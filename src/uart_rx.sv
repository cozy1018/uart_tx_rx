==> flow/design.v <==
module uart_rx #(
    parameter CLOCK_FREQ = 50000000,      
    parameter BAUD_RATE  = 9600           
)(
    input  logic clk,
    input  logic rst_n,
    input  logic rx,               
    output logic [7:0] data_out,   
    output logic data_valid        
);
    localparam integer CYCLES_PER_BIT = CLOCK_FREQ / BAUD_RATE;
    typedef enum logic [2:0] {
        IDLE,
        START,
        DATA,
        STOP,
        DONE
    } state_t;
    state_t state;
    logic [15:0] baud_cnt;
    logic [2:0]  bit_idx;
    logic [7:0]  shift_reg;
    always_ff @(posedge clk or negedge rst_n) begin
        if (!rst_n) begin
            state      <= IDLE;
            baud_cnt   <= 0;
            bit_idx    <= 0;
            shift_reg  <= 0;
            data_out   <= 0;
            data_valid <= 0;
        end else begin
            case (state)
                IDLE: begin
                    data_valid <= 0;
                    if (!rx) begin
                        state    <= START;
                        baud_cnt <= CYCLES_PER_BIT / 2;
                    end
                end
                START: begin
                    if (baud_cnt == 0) begin
                        state    <= DATA;
                        bit_idx  <= 0;
                        baud_cnt <= CYCLES_PER_BIT - 1;
                    end else begin
                        baud_cnt <= baud_cnt - 1;
                    end
                end
                DATA: begin
                    if (baud_cnt == 0) begin
                        shift_reg[bit_idx] <= rx;
                        bit_idx <= bit_idx + 1;
                        baud_cnt <= CYCLES_PER_BIT - 1;
                        if (bit_idx == 3'd7)
                            state <= STOP;
                    end else begin
                        baud_cnt <= baud_cnt - 1;
                    end
                end
                STOP: begin
                    if (baud_cnt == 0) begin
                        state      <= DONE;
                        data_out   <= shift_reg;
                        data_valid <= 1;
                    end else begin
                        baud_cnt <= baud_cnt - 1;
                    end
                end
                DONE: begin
                    state <= IDLE;
                end
                default: state <= IDLE;
            endcase
        end
    end
endmodule
## Tool chain data of uart_rx

The steps from the RTL of uart_rx to its reports follow in flow order.
Lines are those of the file above, counted from 1.
Operators: Yosys type, input widths -> output width; for muxes data width and select width s.
Cell names lack the library's common part.
The mark n/a stands for no value.

- Design top: uart_rx
- Clock input: clk
- Cell library: sky130hd
- Corner: tt_025C_1v80

## After elaboration

Counts by Yosys on the flattened word-level netlist (proc, flatten, opt, wreduce; memories kept). Register bits leave out memories and registers merged into their read ports (data or address). Print and check cells are left out.

- Output and inout bits: 9
- Cells after elaboration: 51
- Bits in registers: 39
- Input bits: 3

- Add/sub/neg operators: 3
- Mux-type cells: 15
- Eq/ne operators: 10
- Bitwise logic cells: 3
- Reductions and logical operators: 12
- Shifts and indexed selects: 2

Operators by type and width:

| kind | number |
|---|---|
| $pmux 16 s3 | 1 |
| $mux 16 | 3 |
| $mux 3 | 7 |
| $sub 16x1->16 const B | 1 |
| $logic_not 16->1 | 1 |
| $ne 2x2->1 const B | 6 |
| $pmux 3 s4 | 1 |
| $shift 1x4->8 | 1 |
| $shift 1x4->8 const A | 1 |
| $and 8x8->8 | 1 |
| $or 8x8->8 | 1 |
| $not 8->8 | 1 |
| $reduce_and 2->1 | 3 |
| $eq 3x2->1 const B | 2 |
| $reduce_and 3->1 | 2 |
| $pmux 3 s2 | 1 |
| $reduce_and 5->1 | 1 |
| $reduce_bool 2->1 | 2 |
| $neg 3->4 | 1 |
| $reduce_bool 4->1 | 1 |
| $add 3x1->3 const B | 1 |
| $eq 3x1->1 const B | 1 |
| $eq 3x3->1 const B | 1 |
| $logic_not 3->1 | 1 |
| $reduce_or 2->1 | 1 |
| $pmux 1 s2 | 1 |
| $mux 1 | 1 |

## Logic depth

Longest topological path by Yosys (ltp), each cell counted once; first at word level (registers and memories cut), then after technology mapping (sequential cells cut; the memories' decode and read muxes count).

- Depth in word-level cells: 5
- ABC_AREA: 0
- Gate-level depth with buffers: 9
- Depth with buffers taken out: 7

## Synthesis result

Yosys stat after the flow's synthesis: flattened, memories mapped to cells. It holds for the ABC_AREA given above (unset counts as 0); a run with the other value may have another netlist.
Totals and module areas in this step are rounded.

Cell types:

| cell | number | total area (um2) |
|---|---|---|
| dfrtp_1 | 40 | 1000.96 |
| mux2_2 | 9 | 101.347 |
| o21ai_0 | 20 | 100.096 |
| ha_1 | 7 | 87.584 |
| nand2_1 | 21 | 78.826 |
| nor2_1 | 16 | 60.058 |
| a21oi_1 | 9 | 45.043 |
| nor4_4 | 2 | 42.541 |
| inv_1 | 11 | 41.29 |
| nor3_1 | 8 | 40.038 |
| o31ai_1 | 5 | 37.536 |
| a22o_1 | 4 | 35.034 |
| a31oi_1 | 5 | 31.28 |
| nor4_1 | 5 | 31.28 |
| dfstp_2 | 1 | 26.275 |
| o41ai_1 | 3 | 26.275 |
| or3_1 | 4 | 25.024 |
| nand3b_1 | 3 | 22.522 |

Other cell types: 31; their cells: 43.

- Cells in the netlist: 216
- Buffer cells: 9
- Cell area after synthesis: 0.00217 mm2
- Flip-flop cells: 41
- Sequential area: 0.00103 mm2

## Worst setup path after synthesis

OpenSTA on the mapped netlist: ideal clock, no wires. The path of least setup slack (recovery checks aside). Input and output delay are each 20% of the period. Register names are those of the netlist, which keeps one name where synthesis merged equal registers.

- Path kind: flip-flop to flip-flop
- Start point: reg baud_cnt[0]
- End point: reg shift_reg[4]
- Path buffers: 1
- Data required time: 2082 ps
- Delay of the path: 2145 ps
- Setup time: 128 ps
- Time at the first pin: 0 ps
- Setup slack: 65 ps
- Data arrival time: 2017 ps
- Stages on the path: 9
- Period: 2210 ps
- Period reached after synthesis: 2145 ps

"delay of the path" is the arrival time less input delay plus setup time.
"stages on the path" counts driving pins, that of a launching flip-flop among them; a cell with two outputs on the path counts twice.
"period reached after synthesis" is the clock period less the worst setup slack; recovery checks do not enter. This is arithmetic on one report: input and output delays are still those of the set period (20% each).
The rows between start and end are the longest chain of elaborated cells between them; the timing report does not say that the signal goes this way. Where chains are equally long, one stands for them.
Each line given opens the expression or statement behind the cell; cells for indexed reads and writes are added by Yosys, which also makes memories of some case tables.
A register here has more assigning lines than the two given.

- Cell sequence: dfrtp_1 inv_1 ha_1 or3b_1 buf_2 nor4_4 nand4_4 nor4_4 mux2_1
- Cells in the longest elaborated chain: 2
- Elaborated cells on any way between the ends: 2
- Classes of those cells: reduce/logical (2)

Ends and longest elaborated chain, post-synthesis:

| item | RTL line | text |
|---|---|---|
| from (decl) | 20 | `logic [15:0] baud_cnt;` |
| from (assign) | 37 | `baud_cnt <= CYCLES_PER_BIT / 2;` |
| from (assign) | 44 | `baud_cnt <= CYCLES_PER_BIT - 1;` |
| $logic_not 16->1 | 50 | `if (baud_cnt == 0) begin` |
| $reduce_and 2->1 | n/a |  |
| to (assign) | 28 | `shift_reg  <= 0;` |
| to (assign) | 51 | `shift_reg[bit_idx] <= rx;` |
| to (decl) | 22 | `logic [7:0]  shift_reg;` |

## Path in the finished layout

From the final timing report of flow run A: the path of least setup slack in the routed layout; clock arrival at registers is part of the times.
The path's times are printed in steps of 10 ps; the period is the one set.

- Path kind: flip-flop to flip-flop
- Start point: reg baud_cnt[0]
- End point: reg shift_reg[4]
- Setup slack: 600 ps
- Data required time: 3180 ps
- Period: 2990 ps
- Time at the first pin: 290 ps
- Setup time: 110 ps
- Path buffers: 0
- Stages on the path: 8
- Data arrival time: 2580 ps

The rows between start and end are the longest chain of elaborated cells between them; the timing report does not say that the signal goes this way. Where chains are equally long, one stands for them.
A register here has more assigning lines than the two given.

- Cell sequence: dfrtp_1 inv_1 ha_1 or3b_1 nor4_4 nand4_4 nor4_4 mux2_1
- Cells in the longest elaborated chain: 2
- Elaborated cells on any way between the ends: 2
- Classes of those cells: reduce/logical (2)

Ends and longest elaborated chain, after layout:

| item | RTL line | text |
|---|---|---|
| from (decl) | 20 | `logic [15:0] baud_cnt;` |
| from (assign) | 37 | `baud_cnt <= CYCLES_PER_BIT / 2;` |
| from (assign) | 44 | `baud_cnt <= CYCLES_PER_BIT - 1;` |
| $logic_not 16->1 | 50 | `if (baud_cnt == 0) begin` |
| $reduce_and 2->1 | n/a |  |
| to (assign) | 28 | `shift_reg  <= 0;` |
| to (assign) | 51 | `shift_reg[bit_idx] <= rx;` |
| to (decl) | 22 | `logic [7:0]  shift_reg;` |

## Implementation results

uart_rx through Yosys and OpenROAD on sky130hd: 2 stored runs, unordered, with their settings and measured results. The constraints put input and output delay at 20% of the set period each and load the outputs with 0.01 pF.
"clock period reached" = clock period - worst setup slack. The figure is calculated, with input and output delays left at 20% of the set period.
"worst path time": the worst setup path's part of the clock period (all of it between registers, 20% less for each end at a port) less its slack. A launch clock that arrives late makes it longer, a capture clock that arrives late makes it shorter.
By "total design power" is meant OpenSTA's value without simulated activity: inputs other than the clock are taken to toggle once in ten clock periods, and the tool carries that through the logic.
"worst path time" is known to 10 ps.
The measured numbers are rounded.
Among the settings, . means not set for that run.
Among the results, . means that no value is shown for the run.

| setting or result | flow run A | flow run B |
|---|---|---|
| period_ns | 2.99 | 1.32 |
| CORE_UTILIZATION | 37 | 44 |
| PLACE_DENSITY_LB_ADDON | 0.21 | 0.29 |
| HOLD_SLACK_MARGIN | 0.29 | . |
| CORE_ASPECT_RATIO | 1.63 | 0.79 |
| TNS_END_PERCENT | 100 | . |
| GPL_TIMING_DRIVEN | 1 | 0 |
| CTS_CLUSTER_SIZE | 97 | 49 |
| CAP_MARGIN | 0 | 20 |
| CORE_MARGIN | 2 | 2 |
| SLEW_MARGIN | 20 | 20 |
| SETUP_SLACK_MARGIN | . | 0.32 |
| CELL_PAD_IN_SITES_DETAIL_PLACEMENT | . | 2 |
| ABC_AREA | . | 1 |
| total design power (mW) | 0.937 | . |
| overall die area (mm2) | 0.0065 | . |
| final setup TNS (ps) | 0 | . |
| mapped cell area after synthesis (mm2) | 0.00217 | . |
| clock period reached (ps) | 2388 | . |
| final utilization (%) | 42.7 | . |
| worst setup slack after layout (ps) | 602 | . |
| worst path time (ps) | 2390 | . |
| class of the worst setup path | flip-flop to flip-flop | . |
| standard-cell area after layout (mm2) | 0.00241 | . |

Flow run B: did not finish, clock tree synthesis stopped with DPL-0033
