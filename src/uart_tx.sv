==> flow/design.v <==
module uart_tx #(
    parameter CLOCK_FREQ = 50000000,      
    parameter BAUD_RATE  = 9600           
)(
    input  logic       clk,
    input  logic       rst_n,
    input  logic [7:0] data_in,      
    input  logic       transmit,     
    output logic       tx,           
    output logic       busy          
);
    localparam integer CYCLES_PER_BIT = CLOCK_FREQ / BAUD_RATE;
    typedef enum logic [2:0] {
        IDLE,
        START,
        DATA,
        STOP
    } state_t;
    state_t state;
    logic [15:0] baud_cnt;
    logic [2:0]  bit_idx;
    logic [7:0]  shift_reg;
    always_ff @(posedge clk or negedge rst_n) begin
        if (!rst_n) begin
            state     <= IDLE;
            baud_cnt  <= 0;
            bit_idx   <= 0;
            shift_reg <= 0;
            tx        <= 1'b1;   
            busy      <= 1'b0;
        end else begin
            case (state)
                IDLE: begin
                    tx   <= 1'b1;
                    busy <= 1'b0;
                    if (transmit) begin
                        shift_reg <= data_in;
                        state     <= START;
                        baud_cnt  <= CYCLES_PER_BIT - 1;
                        busy      <= 1'b1;
                    end
                end
                START: begin
                    tx <= 1'b0;
                    if (baud_cnt == 0) begin
                        state     <= DATA;
                        bit_idx   <= 0;
                        baud_cnt  <= CYCLES_PER_BIT - 1;
                    end else begin
                        baud_cnt <= baud_cnt - 1;
                    end
                end
                DATA: begin
                    tx <= shift_reg[bit_idx];
                    if (baud_cnt == 0) begin
                        baud_cnt <= CYCLES_PER_BIT - 1;
                        if (bit_idx == 3'd7) begin
                            state <= STOP;
                        end else begin
                            bit_idx <= bit_idx + 1;
                        end
                    end else begin
                        baud_cnt <= baud_cnt - 1;
                    end
                end
                STOP: begin
                    tx <= 1'b1;
                    if (baud_cnt == 0) begin
                        state <= IDLE;
                    end else begin
                        baud_cnt <= baud_cnt - 1;
                    end
                end
                default: state <= IDLE;
            endcase
        end
    end
endmodule
# Reports on uart_tx

What the tools print for uart_tx, step after step.
Line numbers count from 1 in the design file above.
Library cell names are shortened.
The mark - stands for no value.

Top module: uart_tx
Clock: clk
Library: sky130hd
Timing corner: tt_025C_1v80

# Elaborated design

Source: Yosys, flattened and elaborated, memories not mapped. Widths are those after wreduce. Registers that Yosys merges into a memory's read port (data or address) are not register bits. Print and check cells do not count.

Add/subtract/negate cells: 2
Eq/ne operators: 11
Shifts and indexed selects: 1
Multiplexer cells: 15
Reductions and logical operators: 11

Operator list:

| kind                                                          | count |
| 16-bit parallel mux with 3-bit select                         | 1 |
| 16-bit two-way mux                                            | 3 |
| 3-bit two-way mux                                             | 7 |
| 16-bit by 1-bit subtractor with 16-bit output with constant B | 1 |
| 16-bit logical NOT                                            | 1 |
| 2-bit != test with constant B                                 | 7 |
| 3-bit parallel mux with 4-bit select                          | 1 |
| 8-bit by 3-bit variable part select with 1-bit output         | 1 |
| 3-bit by 2-bit == test with 1-bit output with constant B      | 2 |
| 3-bit parallel mux with 2-bit select                          | 1 |
| 5-bit AND reduction                                           | 1 |
| 2-bit OR reduction                                            | 2 |
| 4-bit AND reduction                                           | 1 |
| 4-bit nonzero test                                            | 1 |
| 3-bit by 1-bit adder with 3-bit output with constant B        | 1 |
| 3-bit by 1-bit == test with 1-bit output with constant B      | 1 |
| 3-bit == test with constant B                                 | 1 |
| 3-bit logical NOT                                             | 1 |
| 3-bit AND reduction                                           | 1 |
| 3-bit nonzero test                                            | 1 |
| 1-bit parallel mux with 3-bit select                          | 1 |
| 2-bit AND reduction                                           | 1 |
| 2-bit nonzero test                                            | 1 |
| 1-bit two-way mux                                             | 1 |

Bits in registers: 32
Bits of input ports: 11
Output and inout bits: 2
Elaborated cells: 46

# Logic depth

Depth = most cells in a row (Yosys ltp): at word level without a register or memory, in the mapped netlist without a sequential cell, where the memories' decode and read muxes count.

Depth after elaboration: 4
ABC_AREA: 0
Depth in mapped cells: 7
Mapped depth without buffers: 6

# Mapped cells and area

Yosys stat after the flow's synthesis: flattened, memories mapped to cells. It holds for the ABC_AREA given above (unset counts as 0); a run with the other value may have another netlist.

Cell types:

| type     | count | total area (sq um) |
| dfrtp_1  | 31    | 775.744 |
| mux2_2   | 8     | 90.086 |
| xor2_1   | 8     | 70.067 |
| nor2_1   | 15    | 56.304 |
| dfstp_2  | 2     | 52.55 |
| ha_1     | 4     | 50.048 |
| mux4_2   | 2     | 45.043 |
| nand2_1  | 11    | 41.29 |
| nor3_1   | 8     | 40.038 |
| a22o_1   | 4     | 35.034 |
| o21ai_0  | 7     | 35.034 |
| a21oi_1  | 5     | 25.024 |
| nor4_1   | 4     | 25.024 |
| buf_6    | 2     | 22.522 |
| inv_1    | 6     | 22.522 |
| o211ai_1 | 3     | 22.522 |
| o31ai_4  | 1     | 21.27 |
| mux2i_1  | 2     | 20.019 |

Other cell types: 25; their cells: 45.

Cell count: 168
Synthesis area: 0.0017692 sq mm
Area of sequential cells: 0.0008283 sq mm
Flip-flops: 33
Buffer cells: 7

# Timing after synthesis

Source: OpenSTA report_checks on the synthesized netlist (no wires, ideal clock, input and output delay 20% of the period each), path of least setup slack; recovery checks are left aside. Register names are those of the netlist, which keeps one name where synthesis merged equal registers.

Path type: register to register
Start: register baud_cnt[2]
End: register bit_idx[2]
Clock period: 2.63 ns
Setup time: 0.121 ns
Launch time at the first pin: 0.000 ns
Arrival time: 1.935 ns
Required time: 2.509 ns
Path slack: 0.574 ns
Path delay: 2.056 ns
Driving pins on the path: 7
Path buffers: 1
Synthesis period reached: 2.056 ns

"path delay" is the arrival time less input delay plus setup time.
"driving pins on the path": output pins that drive a net of the path, with the launching flip-flop's if there is one; two outputs of one cell count as two.
"synthesis period reached" is the clock period less the worst setup slack; recovery checks do not enter. This is arithmetic on one report: input and output delays are still those of the set period (20% each).
The rows between start and end are the longest chain of elaborated cells between them; the timing report does not say that the signal goes this way. Where chains are equally long, one stands for them.
Each line given opens the expression or statement behind the cell; cells for indexed reads and writes are added by Yosys, which also makes memories of some case tables.
A register here has more assigning lines than the two given.

Cells stage by stage: dfrtp_1 -> or4_4 -> or3_1 -> buf_6 -> nor2_8 -> o21ai_1 -> a22o_1
Length of the longest elaborated chain: 3
Elaborated cells between the ends (all ways): 7
Those cells by class: eq/ne: 2; mux: 3; reduce/logical: 2

RTL lines, path post-synthesis:

| item                                 | RTL line | source |
| start: declaration                   | 20       | `logic [15:0] baud_cnt;` |
| start: assignment                    | 39       | `baud_cnt  <= CYCLES_PER_BIT - 1;` |
| start: assignment                    | 48       | `baud_cnt  <= CYCLES_PER_BIT - 1;` |
| 16-bit logical NOT                   | 55       | `if (baud_cnt == 0) begin` |
| 3-bit two-way mux                    | 55       |  |
| 3-bit parallel mux with 2-bit select | 32       | `case (state)` |
| end: assignment                      | 27       | `bit_idx   <= 0;` |
| end: assignment                      | 60       | `bit_idx <= bit_idx + 1;` |
| end: declaration                     | 21       | `logic [2:0]  bit_idx;` |

# Worst path after layout

Path of least setup slack in the final report of stored run 1 (OpenROAD, finished layout, wires in). Where an end is a register, its clock arrival counts in the times.

Path type: register to register
Start: register baud_cnt[3]
End: register baud_cnt[15]
Clock period: 2.25 ns
Setup time: 0.11 ns
Launch time at the first pin: 0.35 ns
Arrival time: 2.35 ns
Required time: 2.47 ns
Path slack: 0.11 ns
Driving pins on the path: 6
Path buffers: 0

The rows between start and end are the longest chain of elaborated cells between them; the timing report does not say that the signal goes this way. Where chains are equally long, one stands for them.
A register here has more assigning lines than the two given.

Cells stage by stage: dfrtp_1 -> or4_4 -> or3_4 -> nor2_8 -> o21a_2 -> nor2_1
Length of the longest elaborated chain: 3
Elaborated cells between the ends (all ways): 7
Those cells by class: add/sub: 1; eq/ne: 1; mux: 3; reduce/logical: 2

RTL lines, path post-layout:

| item                                          | RTL line | source |
| start: declaration                            | 20       | `logic [15:0] baud_cnt;` |
| start: assignment                             | 39       | `baud_cnt  <= CYCLES_PER_BIT - 1;` |
| start: assignment                             | 48       | `baud_cnt  <= CYCLES_PER_BIT - 1;` |
| 16-bit by 1-bit subtractor with 16-bit output | 71       | `baud_cnt <= baud_cnt - 1;` |
| 16-bit two-way mux                            | 68       | `if (baud_cnt == 0) begin` |
| 16-bit parallel mux with 3-bit select         | 32       | `case (state)` |
| end: assignment                               | 39       |  |
| end: assignment                               | 48       |  |
| end: declaration                              | 20       |  |

Ticket comment

Top module uart_tx; platform sky130hd; tools Yosys and OpenROAD; 2 stored runs in no particular order. Input and output delays are each 20% of the period that was set; the output load is 0.01 pF.
"achieved period" = clock period - worst setup slack. The figure is calculated, with input and output delays left at 20% of the set period.
By "total power of the final layout" is meant OpenSTA's value without simulated activity: inputs other than the clock are taken to toggle once in ten clock periods, and the tool carries that through the logic.
Among the settings, n/a means not set for that run.

| setting or result                       | stored run 1 | stored run 2 |
| period_ns                               | 2.25         | 1.46         |
| CORE_UTILIZATION                        | 52           | 47           |
| GPL_ROUTABILITY_DRIVEN                  | 0            | n/a          |
| CTS_CLUSTER_SIZE                        | 15           | n/a          |
| SLEW_MARGIN                             | 5            | 10           |
| MIN_ROUTING_LAYER                       | met2         | n/a          |
| CAP_MARGIN                              | 20           | 20           |
| CORE_MARGIN                             | 2            | 10           |
| SETUP_SLACK_MARGIN                      | n/a          | 0.4          |
| PLACE_DENSITY_LB_ADDON                  | n/a          | 0.15         |
| HOLD_SLACK_MARGIN                       | n/a          | 0.04         |
| MAX_ROUTING_LAYER                       | n/a          | met4         |
| cell area after synthesis (sq mm)       | 0.0017692    | 0.0017692    |
| utilization in the final report (%)     | 62.8         | 68.0         |
| achieved period (ns)                    | 2.136        | 1.974        |
| standard-cell area after layout (sq mm) | 0.0020782    | 0.0024886    |
| setup total negative slack (ns)         | 0.000        | -10.123      |
| smallest setup slack (ns)               | 0.114        | -0.514       |
| total power of the final layout (mW)    | 2.102        | 3.831        |
| area of the die (sq mm)                 | 0.003885     | 0.0066186    |
